==> flow/design.v <==
module ram(clk,rst_n,rx_valid,din,tx_valid,dout);
parameter MEM_DEPTH=256;
parameter ADDR_SIZE=8;
input clk,rst_n,rx_valid;
input[9:0]din;
output reg tx_valid;
output reg [7:0]dout;
reg [ADDR_SIZE-1:0]temp;
reg[7:0]mem[MEM_DEPTH-1:0];
always @(posedge clk or negedge rst_n) begin
	if (~rst_n) begin 
	  dout<=0;
	  tx_valid<=0;	
	  end	
	else if (rx_valid) begin
		case(din[9:8])
		 2'b00:begin
		 	 temp<=din[7:0];
		 end
		 2'b01:begin
		     mem[temp]<=din[7:0];
		 end
		 2'b10:begin
		     temp<=din[7:0];
		 end		     
		 2'b11:begin
		     dout<=mem[temp];
		     tx_valid<=1;
		 end
		endcase
	end
end
endmodule
module spi_slave(clk,rst_n,ss_n,mosi,tx_valid,tx_data,rx_data,rx_valid,miso);
parameter IDLE=3'b000;
parameter CHK_CMD=3'b001;
parameter WRITE=3'b010;
parameter READ_ADD=3'b011;
parameter READ_DATA=3'b100;
input clk,rst_n,ss_n,mosi,tx_valid;
input [7:0] tx_data;
output reg rx_valid,miso;
output reg [9:0]rx_data;
reg [3:0] count,count_2; 
reg add_or_data; 
reg [2:0] cs ,ns; 
reg [9:0] bus; 
reg [7:0] bus2; 
always @(posedge clk or negedge rst_n) begin
  if (~rst_n) begin
    cs<= IDLE;
  end
  else 
    cs<=ns;
end
always @(*)begin
  case(cs)
    IDLE:begin
      if(ss_n)
        ns=IDLE;
      else 
        ns=CHK_CMD; 
    end
     CHK_CMD:begin 
      if(ss_n)
        ns=IDLE;
      else begin
          if(mosi)begin
            if(add_or_data) 
              ns<=READ_DATA;
            else begin
              ns<=READ_ADD;
            end
          end
          else begin
            ns<=WRITE;
          end
      end
    end
     WRITE:begin
        if(ss_n)
          ns=IDLE;
        else 
          ns=WRITE;
    end
     READ_ADD:begin 
        if(ss_n)
          ns=IDLE;
        else 
          ns=READ_ADD;
    end
     READ_DATA:begin 
        if(ss_n)
          ns=IDLE;
        else 
          ns=READ_DATA;
    end
    default:begin 
      ns=IDLE;
    end
  endcase
end
always @(posedge clk)begin
  case(cs)
    WRITE:begin
      bus[count-1]<=mosi;
      count<=count-1;
      if(count==0)begin
        count<=10;
        rx_valid<=1;
        rx_data<=bus;
      end
    end
    READ_ADD:begin
      bus[count-1]<=mosi;
      count<=count-1;
      if(count==0)begin
        count<=10;
        rx_valid<=1;
        rx_data<=bus;
        add_or_data<=1;
      end
    end
    READ_DATA:begin
      if(~tx_valid)begin    
        bus[count-1]<=mosi;
        count<=count-1;
        if(count==0)begin
          count<=10;
          rx_valid<=1;
          rx_data<=bus;
          add_or_data<=0;
        end
      end
      else begin
        bus2<=tx_data;
        miso<=bus2[count_2-1];
        count_2=count_2-1;
        if(count_2==0)
        count_2<=8;
      end
    end
    IDLE:begin
    rx_valid<=0;
    count<=10;
    count_2<=8;
    miso<=0;
    bus<=0;
    bus2<=0; 
    end
  endcase
end 
endmodule
module spi_ram(clk,rst_n,ss_n,mosi,miso);
input clk,rst_n,ss_n,mosi;
output miso;
wire tx_valid,rx_valid;
wire [7:0] tx_data;
wire [9:0]rx_data;
ram r(clk,rst_n,rx_valid,rx_data,tx_valid,tx_data);
spi_slave s(clk,rst_n,ss_n,mosi,tx_valid,tx_data,rx_data,rx_valid,miso);
endmodule
# [Tool chain data of spi_ram]
# What the tools print for spi_ram, step after step.
# Line numbers count from 1 in the design file above.
# Cell names lack the library's common part.
# A cell with - has no value.
[inputs] design="spi_ram" clk_port="clk" lib="sky130hd" lib_corner="tt_025C_1v80"

# [Word level]
# Yosys after proc, flatten, opt, wreduce and memory -nomap, before mapping. Print and check cells are not counted. Equal cells are merged and count once.
[bits] ff_bits=2107 out_inout_bits=1
[op_classes] add_sub_neg=3 n_eq=266 n_shift=3 mux=31 logic=3 reduce_and_logical=275
[ops] operator="parallel mux 8 bit (select 256 bit)" n=1
[ops] operator="AND reduction 4 bit" n=257
[ops] operator="== test 8 bit (second input constant)" n=128
[ops] operator="== test 8 x 7 -> 1 bit (second input constant)" n=64
[ops] operator="== test 8 x 6 -> 1 bit (second input constant)" n=32
[ops] operator="== test 8 x 5 -> 1 bit (second input constant)" n=16
[ops] operator="== test 8 x 4 -> 1 bit (second input constant)" n=8
[ops] operator="variable shift 1 x 33 -> 10 bit" n=1
[ops] operator="variable shift 1 x 33 -> 10 bit (first input constant)" n=1
[ops] operator="negator 32 -> 33 bit" n=1
[ops] operator="== test 8 x 3 -> 1 bit (second input constant)" n=4
[ops] operator="variable part select 8 x 32 -> 1 bit" n=1
[ops] operator="parallel mux 10 bit (select 3 bit)" n=1
[ops] operator="two-way mux 10 bit" n=3
[ops] operator="parallel mux 10 bit (select 2 bit)" n=1
[ops] operator="== test 8 x 2 -> 1 bit (second input constant)" n=2
[ops] operator="parallel mux 8 bit (select 2 bit)" n=1
[ops] operator="two-way mux 4 bit" n=4
[ops] operator="parallel mux 3 bit (select 5 bit)" n=1
[ops] operator="parallel mux 4 bit (select 3 bit)" n=1
[ops] operator="two-way mux 3 bit" n=4
[ops] operator="AND 10 bit" n=1
[ops] operator="bitwise OR 10 bit" n=1
[ops] operator="NOT 10 bit" n=1
[ops] operator="AND reduction 2 bit" n=5
[ops] operator="subtractor 4 x 1 -> 5 bit (second input constant)" n=2
[ops] operator="logical NOT 4 bit" n=2
[ops] operator="== test 8 x 1 -> 1 bit (second input constant)" n=1
# Other operator kinds: 21; their cells: 36.

# [Depth]
# Longest topological path by Yosys (ltp), each cell counted once; first at word level (registers and memories cut), then after technology mapping (sequential cells cut; the memories' decode and read muxes count).
[depth] word_depth=8 abc_area=0 mapped_depth=14 ltp_nobuf=13

# [Synthesis result]
# Yosys stat after the flow's synthesis: flattened, memories mapped to cells. It holds for the ABC_AREA given above (unset counts as 0); a run with the other value may have another netlist.
[by_type] cell="edfxtp_1" n=2095 type_area_um2=6.29E+04
[by_type] cell="a22oi_1" n=497 type_area_um2=3.73E+03
[by_type] cell="nand3_1" n=638 type_area_um2=3.19E+03
[by_type] cell="nand4_1" n=177 type_area_um2=1.11E+03
[by_type] cell="nor2_1" n=296 type_area_um2=1.11E+03
[by_type] cell="o22ai_1" n=150 type_area_um2=938.4
[by_type] cell="clkbuf_1" n=216 type_area_um2=810.778
[by_type] cell="a21oi_1" n=151 type_area_um2=755.725
[by_type] cell="nor4_1" n=99 type_area_um2=619.344
[by_type] cell="buf_2" n=99 type_area_um2=495.475
[by_type] cell="nand2_1" n=108 type_area_um2=405.389
[by_type] cell="a22o_1" n=45 type_area_um2=394.128
[by_type] cell="a32oi_1" n=45 type_area_um2=394.128
[by_type] cell="buf_1" n=99 type_area_um2=371.606
[by_type] cell="nor3_1" n=71 type_area_um2=355.341
[by_type] cell="dfrtp_1" n=13 type_area_um2=325.312
[by_type] cell="a221oi_1" n=28 type_area_um2=245.235
[by_type] cell="a32o_1" n=16 type_area_um2=160.154
# Other cell types: 50; their cells: 274.
[mapped] cell_count=5117 synth_area_um2=80632.3 sequential_area_um2=63261.9 flip_flops=2109
# The figures by module come from a second, unflattened synthesis with its own total; it is not the netlist above.
[hier_totals] hier_cells=4674 area_unflattened_um2=79635.1
# Each row is one instance without its submodules.
[modules] module="ram" instances=1 n_cells=4470 area_um2=77260.3
[modules] module="spi_slave" instances=1 n_cells=204 area_um2=2374.8
[modules] module="spi_ram" instances=1 n_cells=0 area_um2=0.0

# [Worst setup path after synthesis]
# Source: OpenSTA report_checks on the synthesized netlist (no wires, ideal clock, input and output delay 20% of the period each), path of least setup slack; recovery checks are left aside. Register names are those of the netlist, which keeps one name where synthesis merged equal registers.
[synth_path] path_kind="reg2reg" startpoint="register s.rx_data[0]" endpoint="register r.mem[0][0]" tclk_ns=5.38 launch_ns=0.000 arrival_time_ns=3.240 required_time_ns=4.560 setup_slack_ns=1.320 path_delay_ns=4.060 driving_pins=1 n_path_buf=0 period_less_setup_slack_ns=4.06
# "path_delay_ns" = arrival - input delay + setup time.
# "driving_pins" counts driving pins, that of a launching flip-flop among them; a cell with two outputs on the path counts twice.
# "period_less_setup_slack_ns" is the clock period less the worst setup slack; recovery checks do not enter. This is arithmetic on one report: input and output delays are still those of the set period (20% each).
# A register here has more assigning lines than the two given.
[synth_via] cell_sequence="edfxtp_1" elab_chain_cells=0 cone_cells=0
[synth_lines] item="from (decl)" line_no=43 text="output reg [9:0]rx_data;"
[synth_lines] item="from (assign)" line_no=111 text="rx_data<=bus;"
[synth_lines] item="from (assign)" line_no=120 text="rx_data<=bus;"
[synth_lines] item="to (assign)" line_no=21 text="mem[temp]<=din[7:0];"
[synth_lines] item="to (decl)" line_no=9 text="reg[7:0]mem[MEM_DEPTH-1:0];"

# [Path in the finished layout]
# Path of least setup slack in the final report of stored run 1 (OpenROAD, finished layout, wires in). Where an end is a register, its clock arrival counts in the times.
[layout_path] path_kind="reg2reg" startpoint="register r.temp[6]" endpoint="register r.dout[5]" tclk_ns=3.51 launch_ns=0.84 arrival_time_ns=4.34 required_time_ns=4.20 setup_slack_ns=-0.14 driving_pins=12 n_path_buf=4
# Between the ends stands the longest chain of elaborated cells between them, by number of cells; it is not shown to be the way that was timed. Of several equally long chains one is given.
# Each line given opens the expression or statement behind the cell; cells for indexed reads and writes are added by Yosys, which also makes memories of some case tables.
[layout_via] cell_sequence="edfxtp_1 -> buf_6 -> nor4bb_4 -> buf_12 -> buf_4 -> a222oi_1 -> nor2_2 -> nor2_1 -> nand4_1 -> nor4_4 -> buf_4 -> a21oi_2" elab_chain_cells=2 cone_cells=257
[layout_lines] item="from (decl)" line_no=8 text="reg [ADDR_SIZE-1:0]temp;"
[layout_lines] item="from (assign)" line_no=18 text="temp<=din[7:0];"
[layout_lines] item="from (assign)" line_no=24 text="temp<=din[7:0];"
[layout_lines] item="== test 8 bit" line_no=27 text="dout<=mem[temp];"
[layout_lines] item="parallel mux 8 bit (select 256 bit)" line_no=27
[layout_lines] item="to (assign)" line_no=12 text="dout<=0;"
[layout_lines] item="to (assign)" line_no=27
[layout_lines] item="to (decl)" line_no=7 text="output reg [7:0]dout;"

Memo
Re: implementation data of spi_ram

Module spi_ram, platform sky130hd: 2 stored runs of the flow (Yosys, OpenROAD) with differing settings, in no particular order. Input and output delays are each 20% of the period that was set; the output load is 0.01 pF.
"achievedPeriod_ns": clock period set for the run, less the worst setup slack. It is reckoned from that one timing run; input and output delays stay at 20% of the period that was set.
"critical_path_time_ns" means the part of the period allowed to the worst setup path (the constraints hold back 20% at inputs and 20% at outputs) less its slack; where the path has registers, the arrival times of their clocks count too.
"design_power_mw" rests on the timing tool's default activity at the inputs, not on a simulated workload.

[flow] stored run 1: files
==> flow/run.sh <==
#!/bin/bash
# the make line also repeats the synthesis and layout settings of config.mk as NAME=value (left out here)
make -C /OpenROAD-flow-scripts/flow DESIGN_CONFIG=/design/flow/config.mk WORK_HOME=/design/flow/orfs CLKGATE_MAP_FILE= finish
==> flow/config.mk <==
export PLATFORM = sky130hd
export DESIGN_NAME = spi_ram
export DESIGN_NICKNAME = spi_ram
export VERILOG_FILES = /design/flow/design.v
export SDC_FILE = /design/flow/constraint.sdc
export NUM_CORES = 4
export LEC_CHECK = 0
export CAP_MARGIN = 20
export CORE_MARGIN = 4
export CORE_UTILIZATION = 59
export CTS_CLUSTER_SIZE = 40
export GPL_TIMING_DRIVEN = 1
export MAX_ROUTING_LAYER = met5
export MIN_ROUTING_LAYER = met1
export SETUP_SLACK_MARGIN = 0.5
export SLEW_MARGIN = 20
export TNS_END_PERCENT = 35
==> flow/constraint.sdc <==
create_clock -name core_clock -period 3.51 [get_ports {clk}]
set_input_delay 0.7020 -clock core_clock [delete_from_list [all_inputs] [get_ports {clk}]]
set_output_delay 0.7020 -clock core_clock [all_outputs]
set_load 0.01 [all_outputs]

[flow] stored run 1: metrics
[metrics] die_area_um2 = 142642.0
[metrics] achievedPeriod_ns = 3.647
[metrics] finish.stdcell_area_um2 = 98695.9
[metrics] yosys.chip_area_um2 = 80632.3
[metrics] fin_tns_ns = -0.283
[metrics] fin_ws_ns = -0.137
[metrics] critical_path_time_ns = 3.65
[metrics] critical_path_type = reg2reg
[metrics] design_power_mw = 50.366
[metrics] finish.utilization_pct = 72.8

[flow] stored run 2: files
==> flow/run.sh <==
#!/bin/bash
# the make line also repeats the synthesis and layout settings of config.mk as NAME=value (left out here)
make -C /OpenROAD-flow-scripts/flow DESIGN_CONFIG=/design/flow/config.mk WORK_HOME=/design/flow/orfs CLKGATE_MAP_FILE= finish
==> flow/config.mk <==
export PLATFORM = sky130hd
export DESIGN_NAME = spi_ram
export DESIGN_NICKNAME = spi_ram
export VERILOG_FILES = /design/flow/design.v
export SDC_FILE = /design/flow/constraint.sdc
export NUM_CORES = 4
export LEC_CHECK = 0
export ABC_AREA = 0
export CAP_MARGIN = 20
export CELL_PAD_IN_SITES_DETAIL_PLACEMENT = 2
export CELL_PAD_IN_SITES_GLOBAL_PLACEMENT = 1
export CORE_MARGIN = 2
export CORE_UTILIZATION = 61
export CTS_CLUSTER_DIAMETER = 220
export GPL_ROUTABILITY_DRIVEN = 1
export GPL_TIMING_DRIVEN = 0
export MAX_ROUTING_LAYER = met5
export PLACE_DENSITY_LB_ADDON = 0.22
export SLEW_MARGIN = 5
==> flow/constraint.sdc <==
create_clock -name core_clock -period 7.96 [get_ports {clk}]
set_input_delay 1.5920 -clock core_clock [delete_from_list [all_inputs] [get_ports {clk}]]
set_output_delay 1.5920 -clock core_clock [all_outputs]
set_load 0.01 [all_outputs]

[flow] stored run 2: no final report: placement broke off with DPL-0033
